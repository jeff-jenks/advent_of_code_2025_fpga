==> flow/design.v <==
module combo_solver_core #(
    parameter MAX_LIGHT_COUNT = 2,  
    parameter MAX_BUTTON_COUNT = 10  
)
(
    input clk,
    input reset,
    input rx_ready,  
    input tx_valid,  
    input [(MAX_LIGHT_COUNT*MAX_BUTTON_COUNT)-1:0] buttons_flattened,  
    input [MAX_LIGHT_COUNT-1:0] expect_lights,  
    output reg [$clog2(MAX_BUTTON_COUNT+1)-1:0] mach_presses_required,  
    output core_ready,  
    output reg mach_presses_valid  
);
localparam stIDLE = 1'b0;  
localparam stCOMPUTE = 1'b1;  
reg [MAX_LIGHT_COUNT-1:0] indicator_lights;  
reg [MAX_LIGHT_COUNT-1:0] expect_lights_reg;  
reg r_state;
reg [MAX_LIGHT_COUNT-1:0] machine_buttons [0:MAX_BUTTON_COUNT-1];  
reg [MAX_LIGHT_COUNT-1:0] buttons_unflattened [0:MAX_BUTTON_COUNT-1];  
reg [$clog2(MAX_BUTTON_COUNT+1)-1:0] least_presses;  
reg [$clog2(MAX_BUTTON_COUNT)-1:0] current_num_buttons;  
wire [MAX_BUTTON_COUNT-1:0] current_buttons;  
reg [MAX_BUTTON_COUNT-1:0] buttons_counter;  
reg [$clog2(MAX_BUTTON_COUNT)-1:0] combo_button_counter;  
integer i;
assign core_ready = (r_state == stIDLE);
always@(posedge clk) begin
    if(reset) begin
        r_state <= stIDLE;
        mach_presses_valid <= 1'b0;
        expect_lights_reg <= 0;
        least_presses <= 0;
        mach_presses_required <= 0;
        buttons_counter <= 0;
        for(i=0;i<MAX_BUTTON_COUNT;i=i+1) begin
            machine_buttons[i] <= 0;
        end
    end
    else begin
        case(r_state)
            stIDLE: begin
                if(rx_ready) begin
                    mach_presses_valid <= 1'b0;
                end
                if(tx_valid) begin
                    r_state <= stCOMPUTE;
                    expect_lights_reg <= expect_lights;
                    for(i=0;i<MAX_BUTTON_COUNT;i=i+1) begin
                        machine_buttons[i] <= buttons_unflattened[i];
                    end
                    least_presses <= MAX_BUTTON_COUNT;
                    buttons_counter <= 1;
                end
            end
            stCOMPUTE: begin
                if(combo_button_counter == current_num_buttons) begin
                    r_state <= stIDLE;
                    mach_presses_valid <= 1'b1;
                    if(combo_button_counter < least_presses) begin
                        mach_presses_required <= combo_button_counter;
                    end
                    else begin
                        mach_presses_required <= least_presses;
                    end
                end
                else if(indicator_lights == expect_lights_reg) begin
                    if(combo_button_counter < least_presses) begin
                        least_presses <= combo_button_counter;
                    end
                    buttons_counter <= buttons_counter + 1'b1;
                end
                else begin
                    buttons_counter <= buttons_counter + 1'b1;
                end   
            end
        endcase
    end
end
always@(*) begin
    current_num_buttons = 0;
    for(i=0;i<MAX_BUTTON_COUNT;i=i+1) begin
        if(current_buttons[i]) begin
            current_num_buttons = current_num_buttons + 1'b1;
        end
        buttons_unflattened[i] = buttons_flattened[(i*MAX_LIGHT_COUNT) +: MAX_LIGHT_COUNT];
    end
end
generate
    genvar k;
    for(k=0;k<MAX_BUTTON_COUNT;k=k+1) begin
        assign current_buttons[k] = |machine_buttons[k];
    end
endgenerate
always@(*) begin
    indicator_lights = 0;
    for(i=0;i<MAX_BUTTON_COUNT;i=i+1) begin
        if(buttons_counter[i]) begin
            indicator_lights = machine_buttons[i] ^ indicator_lights;
        end
    end
end
always@(*) begin
    combo_button_counter = 0;
    for(i=0;i<MAX_BUTTON_COUNT;i=i+1) begin
        if(buttons_counter[i]) begin
            combo_button_counter = combo_button_counter + 1'b1;
        end
    end
end
endmodule
module factory_machine_initializer #(
    parameter MAX_LIGHT_COUNT = 2,  
    parameter MAX_BUTTON_COUNT = 2,  
    parameter MACHINE_COUNT = 2,  
    parameter CORE_COUNT = 2  
)
(
    input clk,
    input reset,
    input mach_light_off,  
    input mach_light_on,  
    input [3:0] mach_button_index,  
    input mach_next_button,  
    input mach_buttons_end,  
    input mach_entry_end,  
    input mach_in_valid,  
    output [$clog2((MAX_BUTTON_COUNT+1)*MACHINE_COUNT)-1:0] mach_total_presses_required,  
    output mach_total_presses_valid  
);
reg [MAX_LIGHT_COUNT-1:0] expect_lights [0:MACHINE_COUNT-1];  
reg [(MAX_LIGHT_COUNT*MAX_BUTTON_COUNT)-1:0] buttons [0:MACHINE_COUNT-1];  
reg [$clog2(MACHINE_COUNT)-1:0] read_mach;  
reg [$clog2(MAX_LIGHT_COUNT)-1:0] read_light;  
reg [$clog2(MAX_BUTTON_COUNT)-1:0] read_button;  
reg [MACHINE_COUNT-1:0] mach_status;  
reg [(MAX_LIGHT_COUNT*MAX_BUTTON_COUNT)-1:0] buttons_flattened;  
reg [(MAX_LIGHT_COUNT*MAX_BUTTON_COUNT)-1:0] pre_buttons_reg;  
wire compute_done;  
reg [$clog2(MACHINE_COUNT)-1:0] compute_mach;  
reg [$clog2((MAX_BUTTON_COUNT+1)*MACHINE_COUNT)-1:0] r_total_presses_required;  
reg [MAX_LIGHT_COUNT-1:0] current_expect_lights;  
wire [CORE_COUNT-1:0] core_ready;  
reg [CORE_COUNT-1:0] rx_ready;  
reg [CORE_COUNT-1:0] tx_valid;  
wire [CORE_COUNT-1:0] mach_presses_valid;  
wire [$clog2(MAX_BUTTON_COUNT+1)-1:0] mach_presses_required [0:CORE_COUNT-1];  
reg [$clog2(CORE_COUNT)-1:0] core_index;  
wire tx_confirmed;  
reg compute_done_off;  
reg ignore_input;  
reg mach_all_sent;  
reg mach_all_read;  
reg initial_lights;  
integer i;
assign mach_total_presses_valid = compute_done;
assign mach_total_presses_required = r_total_presses_required;
assign compute_done = mach_all_sent & (&core_ready) & ~(|mach_presses_valid) & ~compute_done_off;
assign tx_confirmed = core_ready[core_index] & tx_valid[core_index] & ~mach_all_sent;
always@(posedge clk) begin
    if(reset) begin
        mach_status <= 0;
        read_mach <= 0;
        read_light <= 0;
        read_button <= 0;
        ignore_input <= 1'b0;
        mach_all_read <= 1'b0;
        pre_buttons_reg <= 0;
        initial_lights <= 1'b1;
    end
    else begin
        if(mach_in_valid & ~mach_all_read) begin
            if(~ignore_input) begin
                if(mach_light_on ^ mach_light_off) begin
                    if(initial_lights) begin
                        expect_lights[read_mach] <= 0;
                        initial_lights <= 1'b0;
                    end
                    expect_lights[read_mach][read_light] <= mach_light_on;
                    read_light <= read_light + 1'b1;
                end
                else if(mach_buttons_end) begin
                    if(read_mach == (MACHINE_COUNT-1)) begin
                        mach_all_read <= 1'b1;
                    end
                    read_mach <= read_mach + 1'b1;
                    mach_status[read_mach] <= 1'b1;
                    read_light <= 0;
                    read_button <= 0;
                    ignore_input <= 1'b1;
                    pre_buttons_reg <= 0;
                    initial_lights <= 1'b1;
                    buttons[read_mach] <= pre_buttons_reg;
                end
                else if(mach_next_button) begin
                    read_button <= read_button + 1'b1;
                end
                else begin
                    pre_buttons_reg[(read_button*MAX_LIGHT_COUNT)+mach_button_index] <= 1'b1;
                end
            end
            else begin
                if(mach_entry_end) begin
                    ignore_input <= 1'b0;
                end
            end
        end
        if(tx_confirmed & ~mach_all_sent) begin
            mach_status[compute_mach] <= 1'b0;
        end
    end
end
always@(posedge clk) begin
    if(reset) begin
        compute_mach <= 0;
        r_total_presses_required <= 0;
        core_index <= 0;
        compute_done_off <= 1'b0;
        mach_all_sent <= 1'b0;
        current_expect_lights <= 0;
        buttons_flattened <= 0;
        tx_valid <= 0;
    end
    else begin
        if(|tx_valid & core_ready[core_index]) begin
            tx_valid <= 0;
        end
        else if(mach_status[compute_mach]) begin
            if(core_index == (CORE_COUNT-1)) begin
                tx_valid[0] <= 1'b1;
            end
            else begin
                tx_valid[core_index+1] <= 1'b1;
            end
            current_expect_lights <= expect_lights[compute_mach];
            buttons_flattened <= buttons[compute_mach];              
        end
        if(compute_done) begin
            compute_done_off <= 1'b1;
        end
        if(mach_presses_valid[core_index]) begin
            r_total_presses_required <= r_total_presses_required + mach_presses_required[core_index];
        end
        if(tx_confirmed & ~mach_all_sent) begin
            if(compute_mach == (MACHINE_COUNT-1)) begin
                mach_all_sent <= 1'b1;
            end
            else begin
                compute_mach <= compute_mach + 1'b1;
            end
        end
        if(core_index == (CORE_COUNT-1)) begin
            core_index <= 0;
        end
        else begin
            core_index <= core_index + 1'b1;
        end
    end
end
always@(*) begin
    rx_ready = 0;
    rx_ready[core_index] = 1'b1;
end
generate
    genvar v;
    for(v=0;v<CORE_COUNT;v=v+1) begin
        combo_solver_core #(
            .MAX_LIGHT_COUNT(MAX_LIGHT_COUNT),
            .MAX_BUTTON_COUNT(MAX_BUTTON_COUNT)
        )
        combo_solver_core_inst
        (
            .clk(clk),
            .reset(reset),
            .rx_ready(rx_ready[v]),
            .tx_valid(tx_valid[v]),
            .buttons_flattened(buttons_flattened),
            .expect_lights(current_expect_lights),
            .mach_presses_required(mach_presses_required[v]),
            .core_ready(core_ready[v]),
            .mach_presses_valid(mach_presses_valid[v])
        );
    end
endgenerate
endmodule
[From RTL to reports: factory_machine_initializer]
What the tools print for factory_machine_initializer, step after step.
Lines are those of the file above, counted from 1.
Operators carry their Yosys type and port widths (W data, S select, Z words).
A cell with n/a has no value.
Inputs
  top: factory_machine_initializer
  clock input: clk
  cell library: sky130hd
  corner: tt_025C_1v80

[After elaboration]
Source: Yosys, flattened and elaborated. Widths are those after wreduce. Registers that Yosys merges into a memory's read port (data or address) are not register bits. Print and check cells do not count.
Memory sizes are those after Yosys's memory passes, which may raise the word count (mostly to a power of two), join words into wider ones and drop unused or constant bits.
Operators by class
  add/sub/neg operators: 19
  $mul: 0
  divide/modulo/power cells: 0
  magnitude comparators: 2
  equality and inequality tests: 15
  shifts and indexed selects: 12
  muxes and demuxes: 91
  bitwise gates (word level): 35
  reductions and logical operators: 29
Operator list (count)
  $mux W2: 32
  $mux W1: 43
  $shift A1 B33 Y2 const A: 1
  $shift A1 B33 Y4 const A: 1
  $neg A2 Y33: 1
  $neg A5 Y33: 1
  $mux W4: 7
  $reduce_and A2 Y1: 12
  $ne A2 B2 Y1 const B: 10
  $pmux W2 S2: 5
  $reduce_or A2 Y1: 8
  $reduce_and A4 Y1: 3
  $not A1 Y1: 10
  $add A1 B1 Y1 const B: 9
  $reduce_and A3 Y1: 3
  $and A1 B1 Y1: 8
  $shift A1 B2 Y2 const A: 4
  $shiftx A2 B1 Y1: 4
  $pmux W1 S2: 4
  $neg A1 Y2: 3
  $and A2 B2 Y2: 3
  $or A2 B2 Y2: 3
  $not A2 Y2: 3
  $add A2 B4 Y5: 1
  $reduce_and A5 Y1: 1
  $lt A1 B2 Y1: 2
  $add A2 B1 Y2 const B: 2
  $eq A2 B2 Y1: 2
Other operator kinds: 13; their cells: 17.
Storage and ports
  register bits: 49
  bits in latches: 0
  memory bits (writable): 12
  ROM bits: 0
  clocked read ports x word width: 6
  memories: 2
  input port bits: 12
  output and inout port bits: 4
  elaborated cells: 236
Memories
  buttons: words 2, bits a word 4, rd ports 1, write ports 1, line 134  | reg [(MAX_LIGHT_COUNT*MAX_BUTTON_COUNT)-1:0] buttons [0:MACHINE_COUNT-1];
  expect_lights: words 2, bits a word 2, rd ports 1, write ports 1, line 133  | reg [MAX_LIGHT_COUNT-1:0] expect_lights [0:MACHINE_COUNT-1];

[Longest topological paths]
Yosys ltp: most cells in a row. Word level: on the elaborated netlist, between registers, memories and ports. Mapped: between sequential cells and ports; inverters and the memories' decode and read muxes count.
Depth
  depth in word-level cells: 13
  ABC_AREA: 0
  mapped depth: 11
  gate-level depth less buffers: 11

[Synthesis result]
The flow's flattened synthesis, as Yosys stat reports it; memories are mapped. The netlist is that of the ABC_AREA named above (0 if unset); the other value can give another one.
Mapped netlist
  cells in the netlist: 362
  synthesis area: 3293.2 sq um
  sequential part of the area: 1461.4 sq um
  mapped flip-flops: 67
  buffers: 19
Cell types
  sky130_fd_sc_hd__dfxtp_1: count 55, area in all 1.1E+03 sq um
  sky130_fd_sc_hd__edfxtp_1: count 12, area in all 360.346 sq um
  sky130_fd_sc_hd__nand2_1: count 44, area in all 165.158 sq um
  sky130_fd_sc_hd__nor2_1: count 44, area in all 165.158 sq um
  sky130_fd_sc_hd__a21oi_1: count 29, area in all 145.139 sq um
  sky130_fd_sc_hd__mux2i_1: count 14, area in all 140.134 sq um
  sky130_fd_sc_hd__a211oi_1: count 12, area in all 90.086 sq um
  sky130_fd_sc_hd__xnor3_1: count 4, area in all 90.086 sq um
  sky130_fd_sc_hd__ha_1: count 7, area in all 87.584 sq um
  sky130_fd_sc_hd__xnor2_1: count 8, area in all 70.067 sq um
  sky130_fd_sc_hd__nor3_1: count 11, area in all 55.053 sq um
  sky130_fd_sc_hd__xor2_1: count 6, area in all 52.55 sq um
  sky130_fd_sc_hd__o21ai_0: count 10, area in all 50.048 sq um
  sky130_fd_sc_hd__inv_1: count 12, area in all 45.043 sq um
  sky130_fd_sc_hd__nand2b_1: count 7, area in all 43.792 sq um
  sky130_fd_sc_hd__fa_1: count 2, area in all 40.038 sq um
  sky130_fd_sc_hd__and3_1: count 6, area in all 37.536 sq um
  sky130_fd_sc_hd__clkbuf_1: count 9, area in all 33.782 sq um
Other cell types: 40; their cells: 70.
The figures by module come from a second, unflattened synthesis with its own total; it is not the netlist above.
Unflattened totals
  cell total of the unflattened synthesis: 338
  area (unflattened synthesis): 3271.9 sq um
Each row is one instance without its submodules.
Modules
  factory_machine_initializer: times used 1, cells 184, area 1890.6 sq um, sequential area 900.9 sq um
  combo_solver_core: times used 2, cells 77, area 690.7 sq um, sequential area 280.3 sq um

[Path before layout]
OpenSTA on the mapped netlist: ideal clock, no wires. The path of least setup slack (recovery checks aside). Input and output delay are each 20% of the period. Register names are those of the netlist, which keeps one name where synthesis merged equal registers.
Path after synthesis
  path type: input to register
  start point: in mach_button_index[1]
  end point: reg pre_buttons_reg[0]
  clock period: 2.71 ns
  input delay: 0.542 ns
  setup time: 0.070 ns
  time at the first pin: 0.542 ns
  arrival time: 2.267 ns
  required time: 2.640 ns
  setup slack: 0.373 ns
  delay of the path: 1.795 ns
  stages on the path: 10
  buffers on the path: 0
  synthesis period reached: 2.337 ns
"delay of the path" is the arrival time less input delay plus setup time.
"stages on the path" counts driving pins, that of a launching flip-flop among them; a cell with two outputs on the path counts twice.
"synthesis period reached" is the clock period less the worst setup slack; recovery checks do not enter. This is arithmetic on one report: input and output delays are still those of the set period (20% each).
The rows between start and end are the longest chain of elaborated cells between them; the timing report does not say that the signal goes this way. Where chains are equally long, one stands for them.
A line is the first line of the expression or statement that the cell stems from. Yosys adds cells for indexed reads and writes and turns some case tables into memories.
Where a signal picks the word or bit written, the line may be left out of the assigning lines.
Between the ends, after synthesis
  cell sequence: sky130_fd_sc_hd__ha_1 sky130_fd_sc_hd__inv_1 sky130_fd_sc_hd__ha_1 sky130_fd_sc_hd__a21oi_1 sky130_fd_sc_hd__o21bai_1 sky130_fd_sc_hd__ha_1 sky130_fd_sc_hd__nand2b_1 sky130_fd_sc_hd__nor4b_1 sky130_fd_sc_hd__o2111ai_1 sky130_fd_sc_hd__a21oi_1
  cells in the longest elaborated chain: 8
  elaborated cells between the ends (all ways): 8
  RTL lines with such cells: 3
  those cells by class: add/sub: 2; shift: 1; mux: 2; logic: 3
Ends and longest elaborated chain, after synthesis
  from (decl): line 125  | input [3:0] mach_button_index,
  $add A2 B4 Y5: line 201  | pre_buttons_reg[(read_button*MAX_LIGHT_COUNT)+mach_button_index] <= 1'b1;
  $neg A5 Y33: line 201
  $shift A1 B33 Y4: line 201
  $not A4 Y4: line 201
  $and A4 B4 Y4: line 201
  $or A4 B4 Y4: line 201
  $mux W4: line 197  | else if(mach_next_button) begin
  $mux W4: line 184  | else if(mach_buttons_end) begin
  to (assign): line 170  | pre_buttons_reg <= 0;
  to (assign): line 193  | pre_buttons_reg <= 0;
  to (decl): line 140  | reg [(MAX_LIGHT_COUNT*MAX_BUTTON_COUNT)-1:0] pre_buttons_reg;

[Worst path after layout]
Path of least setup slack in the final report of flow run 1 (OpenROAD, finished layout, wires in). Where an end is a register, its clock arrival counts in the times.
Path after layout
  path type: input to register
  start point: in mach_button_index[1]
  end point: reg pre_buttons_reg[2]
  clock period: 2.28 ns
  input delay: 0.46 ns
  setup time: 0.06 ns
  time at the first pin: 0.46 ns
  arrival time: 2.45 ns
  required time: 2.54 ns
  setup slack: 0.10 ns
  stages on the path: 12
  buffers on the path: 1
The rows between start and end are the longest chain of elaborated cells between them; the timing report does not say that the signal goes this way. Where chains are equally long, one stands for them.
Where a signal picks the word or bit written, the line may be left out of the assigning lines.
Between the ends, after layout
  cell sequence: sky130_fd_sc_hd__dlygate4sd2_1 sky130_fd_sc_hd__ha_4 sky130_fd_sc_hd__inv_1 sky130_fd_sc_hd__ha_2 sky130_fd_sc_hd__a21oi_2 sky130_fd_sc_hd__o21bai_1 sky130_fd_sc_hd__ha_1 sky130_fd_sc_hd__nor2b_4 sky130_fd_sc_hd__o211ai_1 sky130_fd_sc_hd__a211oi_2 sky130_fd_sc_hd__a21oi_1 sky130_fd_sc_hd__nor2_1
  cells in the longest elaborated chain: 8
  elaborated cells between the ends (all ways): 8
  RTL lines with such cells: 3
  those cells by class: add/sub: 2; shift: 1; mux: 2; logic: 3
Ends and longest elaborated chain, after layout
  from (decl): line 125  | input [3:0] mach_button_index,
  $add A2 B4 Y5: line 201  | pre_buttons_reg[(read_button*MAX_LIGHT_COUNT)+mach_button_index] <= 1'b1;
  $neg A5 Y33: line 201
  $shift A1 B33 Y4: line 201
  $not A4 Y4: line 201
  $and A4 B4 Y4: line 201
  $or A4 B4 Y4: line 201
  $mux W4: line 197  | else if(mach_next_button) begin
  $mux W4: line 184  | else if(mach_buttons_end) begin
  to (assign): line 170  | pre_buttons_reg <= 0;
  to (assign): line 193  | pre_buttons_reg <= 0;
  to (decl): line 140  | reg [(MAX_LIGHT_COUNT*MAX_BUTTON_COUNT)-1:0] pre_buttons_reg;

Module factory_machine_initializer, platform sky130hd: 2 stored runs of the flow (Yosys, OpenROAD) with differing settings, in no particular order. Input and output delays are each 20% of the period that was set; the output load is 0.01 pF.
"achieved clock period (ns)": clock period set for the run, less the worst setup slack. It is reckoned from that one timing run; input and output delays stay at 20% of the period that was set.
"worst setup path time (ns)" is the time allowed to the run's worst setup path (the clock period less input and output delay, where it has them) less its slack. Clock arrival times count: a late capture clock shortens it, a late launch clock lengthens it.
By "finish__power__total" is meant OpenSTA's value without simulated activity: inputs other than the clock are taken to toggle once in ten clock periods, and the tool carries that through the logic.

settings of flow run 1
{
  "period_ns": 2.28,
  "CORE_UTILIZATION": 65,
  "CAP_MARGIN": 20,
  "CORE_MARGIN": 2,
  "SLEW_MARGIN": 20
}
report of flow run 1
yosys chip area after synthesis (um^2): 3293.2
finish__design__die__area: 5652.0
finish__design__instance__area__stdcell: 3902.5
finish__design__instance__utilization: 0.8101
finish__timing__setup__ws: 0.098
finish__timing__setup__tns: 0.000
finish__timing__hold__ws: 0.461
finish__power__total: 2.432e-03
achieved clock period (ns): 2.182
worst setup path time (ns): 1.73
worst setup path kind: input to register

settings of flow run 2
{
  "period_ns": 3.73,
  "CORE_UTILIZATION": 15,
  "SETUP_SLACK_MARGIN": -0.12,
  "PLACE_DENSITY_LB_ADDON": 0.26,
  "CORE_ASPECT_RATIO": 1.26,
  "CELL_PAD_IN_SITES_GLOBAL_PLACEMENT": 1,
  "CELL_PAD_IN_SITES_DETAIL_PLACEMENT": 1,
  "ABC_AREA": 1,
  "CTS_CLUSTER_DIAMETER": 393,
  "CAP_MARGIN": 20,
  "CORE_MARGIN": 2,
  "SLEW_MARGIN": 20
}
report of flow run 2
yosys chip area after synthesis (um^2): 3189.3
finish__design__die__area: 22451.7
finish__design__instance__area__stdcell: 3917.5
finish__design__instance__utilization: 0.1889
finish__timing__setup__ws: 1.077
finish__timing__setup__tns: 0.000
finish__timing__hold__ws: 0.455
finish__power__total: 1.840e-03
achieved clock period (ns): 2.653
worst setup path time (ns): 1.91
worst setup path kind: input to register
