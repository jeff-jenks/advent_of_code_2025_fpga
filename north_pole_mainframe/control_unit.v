==> flow/design.v <==
module control_unit #(
    parameter SLAVE_COUNT = 1,  
    parameter TACHYON_MANIFOLD_WIDTH = 3,
    parameter MAX_BUTTON_COUNT = 2,
    parameter MACHINE_COUNT = 10
)    
(
    input clk,
    input reset,
    input spi_ready,
    input [15:0] total_joltage_out,
    input total_joltage_out_valid,
    input [$clog2(MAX_SPLIT_COUNT+1)-1:0] beam_final_split_count,
    input beam_final_split_count_valid,
    input [$clog2((MAX_BUTTON_COUNT+1)*MACHINE_COUNT)-1:0] mach_total_presses_required,
    input mach_presses_valid,
    input mach_end_of_puzzle_tx,
    input mach_out_valid,
    input [SLAVE_COUNT-1:0] ss_out,
    output reg [7:0] tx_byte,
    output reg tx_byte_valid,
    output reg [SLAVE_COUNT-1:0] ss_in
);
localparam MAX_SPLIT_COUNT = (((TACHYON_MANIFOLD_WIDTH)**2)-1) / 8;
localparam stDAY_3_1 = 2'b00;
localparam stDAY_7_1 = 2'b01;
localparam stDAY_10_1 = 2'b10;
localparam stDONE = 2'b11;
reg [15:0] puzzle_day_3_1_reg;
reg [15:0] puzzle_day_7_1_reg;
reg [23:0] puzzle_day_10_1_reg;
reg [1:0] r_state;
reg [2:0] bytes_to_send;
reg next_state_delay;
always@(*) begin
    ss_in = {SLAVE_COUNT{1'b1}};
    case(r_state)
        stDAY_3_1: begin  
            tx_byte = puzzle_day_3_1_reg[15:8];
            ss_in[0] = 1'b0;
        end
        stDAY_7_1: begin  
            tx_byte = puzzle_day_7_1_reg[15:8];
            ss_in[1] = 1'b0;
        end
        stDAY_10_1: begin  
            tx_byte = puzzle_day_10_1_reg[23:16];
            ss_in[2] = 1'b0;
        end
        default: begin
            tx_byte = 8'b0;
        end
    endcase
    if(~tx_byte_valid) begin
        ss_in = {SLAVE_COUNT{1'b1}};
    end
end
always@(posedge clk) begin
    if(reset) begin
        puzzle_day_3_1_reg <= 16'b0;
        puzzle_day_7_1_reg <= 16'b0;
        puzzle_day_10_1_reg <= 24'b0;
        r_state <= stDAY_3_1;
        bytes_to_send <= 3'b0;
        tx_byte_valid <= 1'b1;
        next_state_delay <= 1'b0;
    end
    else begin
        case(r_state)
            stDAY_3_1: begin
                if(next_state_delay & (&ss_out)) begin
                    r_state <= stDAY_7_1;
                    next_state_delay <= 1'b0;
                end
                else if((bytes_to_send == 1) & spi_ready) begin
                    next_state_delay <= 1'b1;
                    bytes_to_send <= bytes_to_send - 1'b1;
                end
                else if((bytes_to_send != 0) & spi_ready) begin
                    puzzle_day_3_1_reg <= puzzle_day_3_1_reg << 8;
                    bytes_to_send <= bytes_to_send - 1'b1;
                end
                else if(total_joltage_out_valid) begin
                    puzzle_day_3_1_reg <= total_joltage_out;
                    bytes_to_send <= 3'd2;
                end
            end
            stDAY_7_1: begin
                if(next_state_delay & (&ss_out)) begin
                    r_state <= stDAY_10_1;
                    next_state_delay <= 1'b0;
                end
                else if((bytes_to_send == 1) & spi_ready) begin
                    next_state_delay <= 1'b1;
                    bytes_to_send <= bytes_to_send - 1'b1;
                end
                else if((bytes_to_send != 0) & spi_ready) begin
                    puzzle_day_7_1_reg <= puzzle_day_7_1_reg << 8;
                    bytes_to_send <= bytes_to_send - 1'b1;
                end
                else if(beam_final_split_count_valid) begin
                    puzzle_day_7_1_reg <= beam_final_split_count;
                    bytes_to_send <= 3'd2;
                end
            end
            stDAY_10_1: begin
                if(mach_out_valid & mach_end_of_puzzle_tx & ~mach_presses_valid) begin
                    tx_byte_valid <= 1'b0;
                end
                else if(next_state_delay & (&ss_out)) begin
                    r_state <= stDONE;
                    next_state_delay <= 1'b0;
                end
                else if((bytes_to_send == 1) & spi_ready) begin
                    next_state_delay <= 1'b1;
                    bytes_to_send <= bytes_to_send - 1'b1;
                end
                else if((bytes_to_send != 0) & spi_ready) begin
                    puzzle_day_10_1_reg <= puzzle_day_10_1_reg << 8;
                    bytes_to_send <= bytes_to_send - 1'b1;
                end
                else if(mach_presses_valid) begin
                    tx_byte_valid <= 1'b1;
                    puzzle_day_10_1_reg[23:16] <= 8'h50;  
                    puzzle_day_10_1_reg[15:0] <= mach_total_presses_required;
                    bytes_to_send <= 3'd3;
                end
            end
            default: ;
        endcase
    end
end
endmodule
# Step by step through the tools: control_unit
# Tool output for the design above, in the order of the flow.
# Lines are those of the file above, counted from 1.
# Library cell names are shortened.
# The mark -- stands for no value.
dict set report inputs {
  top_module {control_unit}
  clock {clk}
  lib {sky130hd}
  lib_corner {tt_025C_1v80}
}

# After elaboration
# Source: Yosys, flattened and elaborated, memories not mapped. Widths are those after wreduce. Registers that Yosys merges into a memory's read port (data or address) are not register bits. Print and check cells do not count. Equal cells are merged and count once.
dict set report word_totals {
  inputBits 31
  n_memories 0
  reg_bits 63
  mem_bits_ro 0
  wordCells 88
  mem_bits_rw 0
  clocked_rd_ports_x_width 0
  out_inout_bits 10
  latch_bits 0
}
dict set report op_classes {
  mux 39
  n_logic 9
  n_cmp 0
  n_eq 16
  n_div 0
  addsub 1
  shifts 0
  n_reduce_logical 15
  mul 0
}
# operator n
set ops {}
lappend ops {{16-bit two-way mux} 6}
lappend ops {{3-bit two-way mux} 13}
lappend ops {{8-bit case mux with 3-bit select} 1}
lappend ops {{2-bit != test (second input constant)} 10}
lappend ops {{8-bit two-way mux} 2}
lappend ops {{5-bit AND reduction} 3}
lappend ops {{4-bit != test (second input constant)} 3}
lappend ops {{1-bit two-way mux} 10}
lappend ops {{3-bit case mux with 3-bit select} 1}
lappend ops {{2-bit nonzero test} 4}
lappend ops {{4-bit AND reduction} 2}
lappend ops {{8-bit AND reduction} 1}
lappend ops {{2-bit two-way mux} 4}
lappend ops {{3-bit nonzero test} 2}
lappend ops {{2-bit case mux with 3-bit select} 1}
lappend ops {{1-bit bitwise AND} 5}
lappend ops {{1-bit NOT} 4}
lappend ops {{3-bit by 1-bit subtractor with 3-bit output (second input constant)} 1}
lappend ops {{3-bit by 1-bit == test with 1-bit output (second input constant)} 1}
lappend ops {{2-bit by 1-bit == test with 1-bit output (second input constant)} 1}
lappend ops {{2-bit == test (second input constant)} 1}
lappend ops {{2-bit zero test} 1}
lappend ops {{2-bit AND reduction} 1}
lappend ops {{2-bit OR reduction} 1}
lappend ops {{1-bit case mux with 2-bit select} 1}

# Logic depth
# Depth = most cells in a row (Yosys ltp): at word level without a register or memory, in the mapped netlist without a sequential cell, where the memories' decode and read muxes count.
dict set report depth {
  ltp_word 7
  abc_area 0
  depth_mapped 8
  depth_no_buf 6
}

# Synthesis result
# Yosys stat after the flow's synthesis: flattened, memories mapped to cells. It holds for the ABC_AREA given above (unset counts as 0); a run with the other value may have another netlist.
# Totals and module areas in this step are rounded.
# cell n area_total_um2
set by_type {}
lappend by_type {dfxtp_1 42 840.806}
lappend by_type {a21oi_1 35 175.168}
lappend by_type {mux2i_1 12 120.115}
lappend by_type {o21ai_0 20 100.096}
lappend by_type {nand4_1 14 87.584}
lappend by_type {a311oi_1 9 78.826}
lappend by_type {nand2_1 14 52.55}
lappend by_type {nand3_1 10 50.048}
lappend by_type {clkbuf_1 13 48.797}
lappend by_type {a22o_1 5 43.792}
lappend by_type {o2111ai_1 5 43.792}
lappend by_type {ha_1 3 37.536}
lappend by_type {nand2b_1 4 25.024}
lappend by_type {buf_4 3 22.522}
lappend by_type {o221a_2 2 22.522}
lappend by_type {buf_2 4 20.019}
lappend by_type {and2_1 3 18.768}
lappend by_type {inv_1 5 18.768}
# Other cell types: 26; their cells: 28.
dict set report mapped {
  seq_area_um2 840.8
  stdcells 231
  ffs 42
  yosys_area_um2 2031
  n_buf 22
}

# Path before layout
# Path of least setup slack by OpenSTA after synthesis, without wires, with an ideal clock, recovery checks aside; 20% of the period is set as input and as output delay. Where synthesis merged equal registers, the netlist keeps one of their names.
dict set report synth_path {
  path_type {flip-flop to flip-flop}
  from {register bytes_to_send[1]}
  to {register puzzle_day_10_1_reg[20]}
  path_buffers 0
  required_ns 2.031
  driving_pins 7
  launch_ns 0.000
  path_slack_ns 0.586
  arrival_time_ns 1.445
  period_ns 2.15
  setup_ns 0.119
  delay_ns 1.564
  synth_period_reached_ns 1.564
}
# "delay_ns" is the arrival time less input delay plus setup time.
# "driving_pins": output pins that drive a net of the path, with the launching flip-flop's if there is one; two outputs of one cell count as two.
# "synth_period_reached_ns" is the clock period less the worst setup slack; recovery checks do not enter. This is arithmetic on one report: input and output delays are still those of the set period (20% each).
# The rows between start and end are the longest chain of elaborated cells between them; the timing report does not say that the signal goes this way. Where chains are equally long, one stands for them.
# Each line given opens the expression or statement behind the cell; cells for indexed reads and writes are added by Yosys, which also makes memories of some case tables.
# At most two assigning lines are given for a register; there are more.
dict set report synth_via {
  path_cell_list {dfxtp_1 inv_1 ha_1 nand3b_2 nand3_1 or3_1 o221a_2}
  elab_chain_len 4
  cone_cells 8
  classes_between {eq/ne (1); mux (1); logic (3); reduce/logical (3)}
}
# item line_no
set synth_lines {}
lappend synth_lines {{start: declaration} 33} ;# reg [2:0] bytes_to_send;
lappend synth_lines {{start: assignment} 77} ;# bytes_to_send <= bytes_to_send - 1'b1;
lappend synth_lines {{start: assignment} 81} ;# bytes_to_send <= bytes_to_send - 1'b1;
lappend synth_lines {{3-bit by 1-bit == test with 1-bit output} 114} ;# else if((bytes_to_send == 1) & spi_ready) begin
lappend synth_lines {{1-bit bitwise AND} 114}
lappend synth_lines {{1-bit NOT} --}
lappend synth_lines {{5-bit AND reduction} --}
lappend synth_lines {{end: assignment} 119} ;# puzzle_day_10_1_reg <= puzzle_day_10_1_reg << 8;
lappend synth_lines {{end: assignment} 124} ;# puzzle_day_10_1_reg[23:16] <= 8'h50;
lappend synth_lines {{end: declaration} 31} ;# reg [23:0] puzzle_day_10_1_reg;

# Timing after layout
# From the final timing report of run A: the path of least setup slack in the routed layout; clock arrival at registers is part of the times.
dict set report layout_path {
  path_type {flip-flop to output port}
  from {register r_state}
  to {output tx_byte[0]}
  arrival_time_ns 1.27
  output_delay_ns 0.42
  period_ns 2.12
  driving_pins 5
  path_slack_ns 0.43
  path_buffers 2
  required_ns 1.70
  launch_ns 0.30
}
# An end named without its bit number is one bit of that signal or, where synthesis recoded a state register, one of its new flip-flops.
# At most two assigning lines are given for a register; there are more.
dict set report layout_via {
  path_cell_list {dfxtp_4 buf_6 a222oi_1 inv_1 buf_2}
}
# item line_no
set layout_lines {}
lappend layout_lines {{start: declaration} 32} ;# reg [1:0] r_state;
lappend layout_lines {{start: assignment} 63} ;# r_state <= stDAY_3_1;
lappend layout_lines {{start: assignment} 72} ;# r_state <= stDAY_7_1;
lappend layout_lines {{end: declaration} 20} ;# output reg [7:0] tx_byte,
# No chain of elaborated cells between the ends is given.

FLOW RESULTS
============

2 stored runs of control_unit in the flow (synthesis by Yosys, layout by OpenROAD, sky130hd cells), in arbitrary order. Constraints: input delay and output delay 20% of the set period each, output load 0.01 pF.
By "timing.achieved_period_ns" is meant the clock period of the run minus its worst setup slack. This is arithmetic on one report: input and output delays are still those of the set period (20% each).
"timing.worst_path_ns": the worst setup path's part of the clock period (all of it between registers, 20% less for each end at a port) less its slack. A launch clock that arrives late makes it longer, a capture clock that arrives late makes it shorter.
"power_mw": no workload was simulated; the value follows from the tool's default switching activity.
Measured values are rounded.

[flow] run A: files
==> flow/run.sh <==
#!/bin/bash
# the make line also repeats the synthesis and layout settings of config.mk as NAME=value (left out here)
make -C /OpenROAD-flow-scripts/flow DESIGN_CONFIG=/design/flow/config.mk WORK_HOME=/design/flow/orfs CLKGATE_MAP_FILE= finish
==> flow/config.mk <==
export PLATFORM = sky130hd
export DESIGN_NAME = control_unit
export DESIGN_NICKNAME = control_unit
export VERILOG_FILES = /design/flow/design.v
export SDC_FILE = /design/flow/constraint.sdc
export NUM_CORES = 4
export LEC_CHECK = 0
export CAP_MARGIN = 20
export CORE_MARGIN = 3
export CORE_UTILIZATION = 21
export GPL_TIMING_DRIVEN = 1
export PLACE_DENSITY_LB_ADDON = 0.13
export SETUP_SLACK_MARGIN = 0.47
export SLEW_MARGIN = 20
==> flow/constraint.sdc <==
create_clock -name core_clock -period 2.12 [get_ports {clk}]
set_input_delay 0.4240 -clock core_clock [delete_from_list [all_inputs] [get_ports {clk}]]
set_output_delay 0.4240 -clock core_clock [all_outputs]
set_load 0.01 [all_outputs]

[flow] run A: metrics
[metrics] timing.achieved_period_ns = 1.694
[metrics] yosys_chip_area_um2 = 2031
[metrics] timing.hold.ws_ns = 0.457
[metrics] power_mw = 2.342
[metrics] finalCellArea_um2 = 2999
[metrics] timing.worst_path_ns = 1.27
[metrics] path_kind = flip-flop to output port
[metrics] final_setup_ws_ns = 0.426
[metrics] timing.setup.tns_ns = 0.000
[metrics] dieArea_um2 = 10890
[metrics] layout_utilization_pct = 32.2

[flow] run B: files
==> flow/run.sh <==
#!/bin/bash
# the make line also repeats the synthesis and layout settings of config.mk as NAME=value (left out here)
make -C /OpenROAD-flow-scripts/flow DESIGN_CONFIG=/design/flow/config.mk WORK_HOME=/design/flow/orfs CLKGATE_MAP_FILE= finish
==> flow/config.mk <==
export PLATFORM = sky130hd
export DESIGN_NAME = control_unit
export DESIGN_NICKNAME = control_unit
export VERILOG_FILES = /design/flow/design.v
export SDC_FILE = /design/flow/constraint.sdc
export NUM_CORES = 4
export LEC_CHECK = 0
export CAP_MARGIN = 20
export CORE_MARGIN = 2
export CORE_UTILIZATION = 40
export SLEW_MARGIN = 20
==> flow/constraint.sdc <==
create_clock -name core_clock -period 1.83 [get_ports {clk}]
set_input_delay 0.3660 -clock core_clock [delete_from_list [all_inputs] [get_ports {clk}]]
set_output_delay 0.3660 -clock core_clock [all_outputs]
set_load 0.01 [all_outputs]

[flow] run B: metrics
[metrics] timing.worst_path_ns = 1.39
[metrics] path_kind = flip-flop to output port
[metrics] finalCellArea_um2 = 2798
[metrics] dieArea_um2 = 5663
[metrics] power_mw = 2.345
[metrics] yosys_chip_area_um2 = 2031
[metrics] final_setup_ws_ns = 0.069
[metrics] timing.setup.tns_ns = 0.000
[metrics] timing.hold.ws_ns = 0.467
[metrics] timing.achieved_period_ns = 1.761
[metrics] layout_utilization_pct = 58.1
