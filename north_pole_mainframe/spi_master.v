==> flow/design.v <==
module spi_master #(
    parameter SLAVE_COUNT = 1,  
    parameter SLAVE_REQUIRED_HIGH_CYCLES = 1,  
    parameter SCLK_RATIO = 2,  
    parameter SYNC_FLOPS = 2  
)
(
    input clk,
    input reset,
    input miso,
    input [7:0] tx_byte,
    input tx_byte_valid,
    input [SLAVE_COUNT-1:0] ss_in,
    output reg spi_ready,
    output reg [7:0] rx_byte,
    output reg rx_byte_valid,
    output reg mosi,
    output reg sclk,
    output reg [SLAVE_COUNT-1:0] ss_out
);
localparam stIDLE = 2'b00;
localparam stTX_RX_BYTE = 2'b01;
localparam stDONE = 2'b10;
localparam stSS_HIGH_TIME = 2'b11;
localparam HALF_SCLK_RATIO = SCLK_RATIO >> 1;
wire sclk_rising_edge;
wire sclk_falling_edge;
reg [1:0] r_state;
reg [2:0] read_bit_count;
reg [2:0] write_bit_count;
reg [$clog2(SCLK_RATIO+1)-1:0] sclk_count;
reg [$clog2(SLAVE_REQUIRED_HIGH_CYCLES+1)-1:0] ss_high_cycles_count;
reg [7:0] r_tx_byte;
reg [7:0] rx_byte_buffer;
reg [$clog2(SYNC_FLOPS)-1:0] read_delay;
reg read_delay_active;
assign sclk_rising_edge = (sclk_count == HALF_SCLK_RATIO);
assign sclk_falling_edge = (sclk_count == SCLK_RATIO);
always@(posedge clk) begin
    if(reset) begin
        r_state <= stIDLE;
        ss_out <= {SLAVE_COUNT{1'b1}};
        read_bit_count <= 3'd7;
        write_bit_count <= 3'd6;
        sclk_count <= 0;
        sclk <= 1'b0;
        spi_ready <= 1'b1;
        r_tx_byte <= 8'b0;
        rx_byte <= 8'b0;
        rx_byte_valid <= 1'b0;
        rx_byte_buffer <= 8'b0;
        ss_high_cycles_count <= 0;
        mosi <= 1'b0;
        read_delay <= 0;
        read_delay_active <= 1'b0;
    end
    else begin
        if(r_state != stIDLE) begin
            if(sclk_count == SCLK_RATIO) begin
                sclk_count <= 1;
            end
            else begin
                sclk_count <= sclk_count + 1'b1;
            end
        end
        if(SYNC_FLOPS > 0) begin
            if(read_delay_active) begin
                if(read_delay == 0) begin
                    read_delay_active <= 1'b0;
                    if(read_bit_count == 0) begin
                        rx_byte <= {rx_byte_buffer[7:1],miso};
                        rx_byte_valid <= 1'b1;
                    end
                    else begin
                        rx_byte_buffer[read_bit_count] <= miso;
                        read_bit_count <= read_bit_count - 1'b1;
                    end
                end
                else begin
                    read_delay <= read_delay - 1'b1;
                end
            end
        end
        case(r_state)
            stIDLE: begin
                if(tx_byte_valid & ^(~ss_in)) begin
                    r_state <= stTX_RX_BYTE;
                    r_tx_byte <= tx_byte;
                    ss_out <= ss_in;
                    spi_ready <= 1'b0;
                    sclk_count <= 1;
                    read_bit_count <= 3'd7;
                    write_bit_count <= 3'd6;
                    ss_high_cycles_count <= 0;
                    mosi <= tx_byte[7];
                end
            end
            stTX_RX_BYTE: begin
                if(read_bit_count == 0) begin
                    if(sclk_rising_edge) begin
                        r_state <= stDONE;
                        sclk <= ~sclk;
                        if(SYNC_FLOPS == 0) begin
                            rx_byte <= {rx_byte_buffer[7:1],miso};
                            rx_byte_valid <= 1'b1;
                        end
                        else begin
                            read_delay <= (SYNC_FLOPS - 1'b1);
                            read_delay_active <= 1'b1;
                        end
                    end
                    else if(sclk_falling_edge) begin
                        sclk <= ~sclk;
                        mosi <= r_tx_byte[write_bit_count];
                        write_bit_count <= write_bit_count - 1'b1;
                    end
                end
                else begin
                    if(sclk_rising_edge) begin
                        sclk <= ~sclk;
                        if(SYNC_FLOPS == 0) begin
                            rx_byte_buffer[read_bit_count] <= miso;
                            read_bit_count <= read_bit_count - 1'b1;
                        end
                        else begin
                            read_delay <= (SYNC_FLOPS - 1'b1);
                            read_delay_active <= 1'b1;
                        end
                    end
                    else if(sclk_falling_edge) begin
                        sclk <= ~sclk;
                        mosi <= r_tx_byte[write_bit_count];
                        write_bit_count <= write_bit_count - 1'b1;
                    end
                end
            end
            stDONE: begin
                if(rx_byte_valid) rx_byte_valid <= 1'b0;
                if(sclk_falling_edge) sclk <= ~sclk;
                if(sclk_rising_edge) begin
                    r_state <= stSS_HIGH_TIME;
                    ss_out <= {SLAVE_COUNT{1'b1}};
                end
            end
            stSS_HIGH_TIME: begin
                if(sclk_rising_edge) begin
                    if(ss_high_cycles_count == (SLAVE_REQUIRED_HIGH_CYCLES - 1)) begin
                        r_state <= stIDLE;
                        spi_ready <= 1'b1;
                    end
                    else begin
                        ss_high_cycles_count <= ss_high_cycles_count + 1'b1;
                    end
                end
            end
        endcase
    end
end
endmodule
==> Reports on spi_master <==
The steps from the RTL of spi_master to its reports follow in flow order.
Lines are those of the file above, counted from 1.
Operators: Yosys type, input widths -> output width; for muxes data width and select width s.
{ "inputs": {"top": "spi_master", "clock": "clk", "library": "sky130hd", "lib_corner": "tt_025C_1v80"} }

==> After elaboration <==
Counts by Yosys on the flattened word-level netlist (proc, flatten, opt, wreduce; memories kept). Register bits leave out memories and registers merged into their read ports (data or address). Print and check cells are left out. Cells with the same type and inputs are merged into one.
{ "word_totals": {"elab_cells": 111, "ff_bits": 42} }
{ "classes": {"addsub": 6, "logic": 8, "shift": 3, "n_reduce_logical": 16, "muxes": 50, "eq_ne": 13} }
{ "op_table": {"columns": ["operator", "n"], "rows": [
  ["$mux 1", 25],
  ["$mux 3", 8],
  ["$mux 2", 10],
  ["$ne 2x2->1 const B", 8],
  ["$reduce_and 3->1", 4],
  ["$reduce_bool 2->1", 5],
  ["$pmux 1 s2", 5],
  ["$shift 1x4->8", 1],
  ["$shift 1x4->8 const A", 1],
  ["$reduce_and 4->1", 2],
  ["$shiftx 8x3->1", 1],
  ["$and 8x8->8", 1],
  ["$or 8x8->8", 1],
  ["$not 8->8", 1],
  ["$pmux 2 s4", 1],
  ["$reduce_and 7->1", 1],
  ["$eq 2x2->1 const B", 3],
  ["$sub 3x1->3 const B", 2],
  ["$pmux 3 s2", 1],
  ["$not 1->1", 4],
  ["$eq 2x1->1 const B", 2],
  ["$neg 3->4", 1],
  ["$reduce_bool 4->1", 1],
  ["$logic_not 3->1", 1],
  ["$add 2x1->2 const B", 1],
  ["$logic_not 2->1", 1],
  ["$reduce_and 2->1", 1],
  ["$add 1x1->1 const B", 1]
]} }
Other operator kinds: 2; their cells: 2.

==> Depth <==
Longest topological path by Yosys (ltp), each cell counted once; first at word level (registers and memories cut), then after technology mapping (sequential cells cut; the memories' decode and read muxes count).
{ "logic_depth": {"ltp_word": 6, "abc_area": 1, "mapped_depth": 10, "depth_no_buf": 10} }

==> Mapped cells and area <==
Source: synth_stat.txt of the flow (Yosys; design flattened, memories mapped). It holds for the ABC_AREA given above (unset counts as 0); a run with the other value may have another netlist.
{ "types": {"columns": ["cell", "n"], "rows": [
  ["sky130_fd_sc_hd__dfxtp_1", 40],
  ["sky130_fd_sc_hd__nand2_1", 57],
  ["sky130_fd_sc_hd__a21oi_1", 32],
  ["sky130_fd_sc_hd__inv_1", 38],
  ["sky130_fd_sc_hd__ha_1", 10],
  ["sky130_fd_sc_hd__o21ai_0", 19],
  ["sky130_fd_sc_hd__nand3_1", 17],
  ["sky130_fd_sc_hd__nor2_1", 9],
  ["sky130_fd_sc_hd__nor3_1", 6],
  ["sky130_fd_sc_hd__nand2_2", 4],
  ["sky130_fd_sc_hd__buf_2", 3],
  ["sky130_fd_sc_hd__o211ai_1", 2],
  ["sky130_fd_sc_hd__o21ai_1", 3],
  ["sky130_fd_sc_hd__nor2_2", 2],
  ["sky130_fd_sc_hd__mux2_2", 1],
  ["sky130_fd_sc_hd__nor2_4", 1],
  ["sky130_fd_sc_hd__nand3_2", 1],
  ["sky130_fd_sc_hd__a221oi_1", 1]
]} }
Not listed: further types 6, cells in them 8.
{ "mapped": {"n_buf": 5, "yosys_area_um2": 1849.3, "ff_cells": 40, "stdcells": 254} }

==> Path before layout <==
Path of least setup slack by OpenSTA after synthesis, without wires, with an ideal clock, recovery checks aside; 20% of the period is set as input and as output delay. Where synthesis merged equal registers, the netlist keeps one of their names.
{ "synth_timing": {"kind": "register to register", "startpoint": "register read_bit_count[0]", "endpoint": "register rx_byte[6]", "t_required_ns": 3.920, "path_slack_ns": 2.480, "delay_ns": 1.511, "n_path_buf": 1, "t_arrival_ns": 1.441, "tclk_ns": 3.99, "path_stages": 8, "synth_period_reached_ns": 1.51} }
"delay_ns" = arrival - input delay + setup time.
"path_stages" counts driving pins, that of a launching flip-flop among them; a cell with two outputs on the path counts twice.
"synth_period_reached_ns" is the clock period less the worst setup slack; recovery checks do not enter. This is arithmetic on one report: input and output delays are still those of the set period (20% each).
The rows between start and end are the longest chain of elaborated cells between them; the timing report does not say that the signal goes this way. Where chains are equally long, one stands for them.
Each line given opens the expression or statement behind the cell; cells for indexed reads and writes are added by Yosys, which also makes memories of some case tables.
At most two assigning lines are given for a register; there are more.
{ "synth_between": {"cell_sequence": "sky130_fd_sc_hd__dfxtp_1 -> sky130_fd_sc_hd__inv_1 -> sky130_fd_sc_hd__ha_1 -> sky130_fd_sc_hd__ha_1 -> sky130_fd_sc_hd__nand3_1 -> sky130_fd_sc_hd__buf_2 -> sky130_fd_sc_hd__o21ai_0 -> sky130_fd_sc_hd__a21oi_1", "elab_chain_len": 2} }
{ "synth_rtl": {"columns": ["element", "line_no", "rtl"], "rows": [
  ["start: declaration", 29, "reg [2:0] read_bit_count;"],
  ["start: assignment", 76, "read_bit_count <= read_bit_count - 1'b1;"],
  ["start: assignment", 123, "read_bit_count <= read_bit_count - 1'b1;"],
  ["$logic_not 3->1", 70, "if(read_bit_count == 0) begin"],
  ["$reduce_and 3->1", null, null],
  ["end: assignment", 71, "rx_byte <= {rx_byte_buffer[7:1],miso};"],
  ["end: assignment", 104, "rx_byte <= {rx_byte_buffer[7:1],miso};"],
  ["end: declaration", 15, "output reg [7:0] rx_byte,"]
]} }

==> Timing after layout <==
From the final timing report of run 1: the path of least setup slack in the routed layout; clock arrival at registers is part of the times.
{ "layout_timing": {"kind": "register to register", "startpoint": "register read_bit_count[0]", "endpoint": "register rx_byte[7]", "path_stages": 8, "t_required_ns": 2.57, "tclk_ns": 2.38, "n_path_buf": 1, "t_arrival_ns": 1.91, "path_slack_ns": 0.66} }
The rows between start and end are the longest chain of elaborated cells between them; the timing report does not say that the signal goes this way. Where chains are equally long, one stands for them.
At most two assigning lines are given for a register; there are more.
{ "layout_between": {"cell_sequence": "sky130_fd_sc_hd__dfxtp_1 -> sky130_fd_sc_hd__inv_1 -> sky130_fd_sc_hd__ha_1 -> sky130_fd_sc_hd__ha_1 -> sky130_fd_sc_hd__nand3_2 -> sky130_fd_sc_hd__buf_2 -> sky130_fd_sc_hd__o21ai_0 -> sky130_fd_sc_hd__a21oi_1", "elab_chain_len": 2} }
{ "layout_rtl": {"columns": ["element", "line_no", "rtl"], "rows": [
  ["start: declaration", 29, "reg [2:0] read_bit_count;"],
  ["start: assignment", 76, "read_bit_count <= read_bit_count - 1'b1;"],
  ["start: assignment", 123, "read_bit_count <= read_bit_count - 1'b1;"],
  ["$logic_not 3->1", 70, "if(read_bit_count == 0) begin"],
  ["$reduce_and 3->1", null, null],
  ["end: assignment", 71, "rx_byte <= {rx_byte_buffer[7:1],miso};"],
  ["end: assignment", 104, "rx_byte <= {rx_byte_buffer[7:1],miso};"],
  ["end: declaration", 15, "output reg [7:0] rx_byte,"]
]} }

Design spi_master on sky130hd. What follows are 2 stored runs of the flow, each under its own settings; their order means nothing. The constraints put input and output delay at 20% of the set period each and load the outputs with 0.01 pF.
By "allowed time less slack (worst setup path)" is meant the share of the clock period that the worst setup path is allowed (20% is reserved at inputs, 20% at outputs), minus its slack. Clock arrival times at its registers enter into it.

==> run 1: settings <==
{ "period_ns": 2.38, "CORE_UTILIZATION": 26, "SETUP_SLACK_MARGIN": 0.34, "PLACE_DENSITY_LB_ADDON": 0.04, "CORE_ASPECT_RATIO": 0.76, "TNS_END_PERCENT": 10, "ABC_AREA": 1, "GPL_TIMING_DRIVEN": 0, "CTS_CLUSTER_SIZE": 26, "CAP_MARGIN": 35, "MAX_ROUTING_LAYER": "met4", "CORE_MARGIN": 2, "SLEW_MARGIN": 20 }
==> run 1: results <==
utilization: 33.9%
standard-cell area after layout: 2303.5 um^2
synthesized cell area: 1849.3 um^2
die footprint: 7809.4 um^2
final worst hold slack: 0.445 ns
allowed time less slack (worst setup path): 1.72 ns
critical path type: register to register
lowest setup slack: 0.656 ns

==> run 2: settings <==
{ "period_ns": 2.01, "SETUP_SLACK_MARGIN": 0.37, "CAP_MARGIN": 20, "CORE_MARGIN": 2, "CORE_UTILIZATION": 40, "SLEW_MARGIN": 20 }
==> run 2: results <==
utilization: 51.5%
standard-cell area after layout: 2401.1 um^2
synthesized cell area: 1904.3 um^2
die footprint: 5329.0 um^2
final worst hold slack: 0.451 ns
allowed time less slack (worst setup path): 1.18 ns
critical path type: input to register
lowest setup slack: 0.425 ns
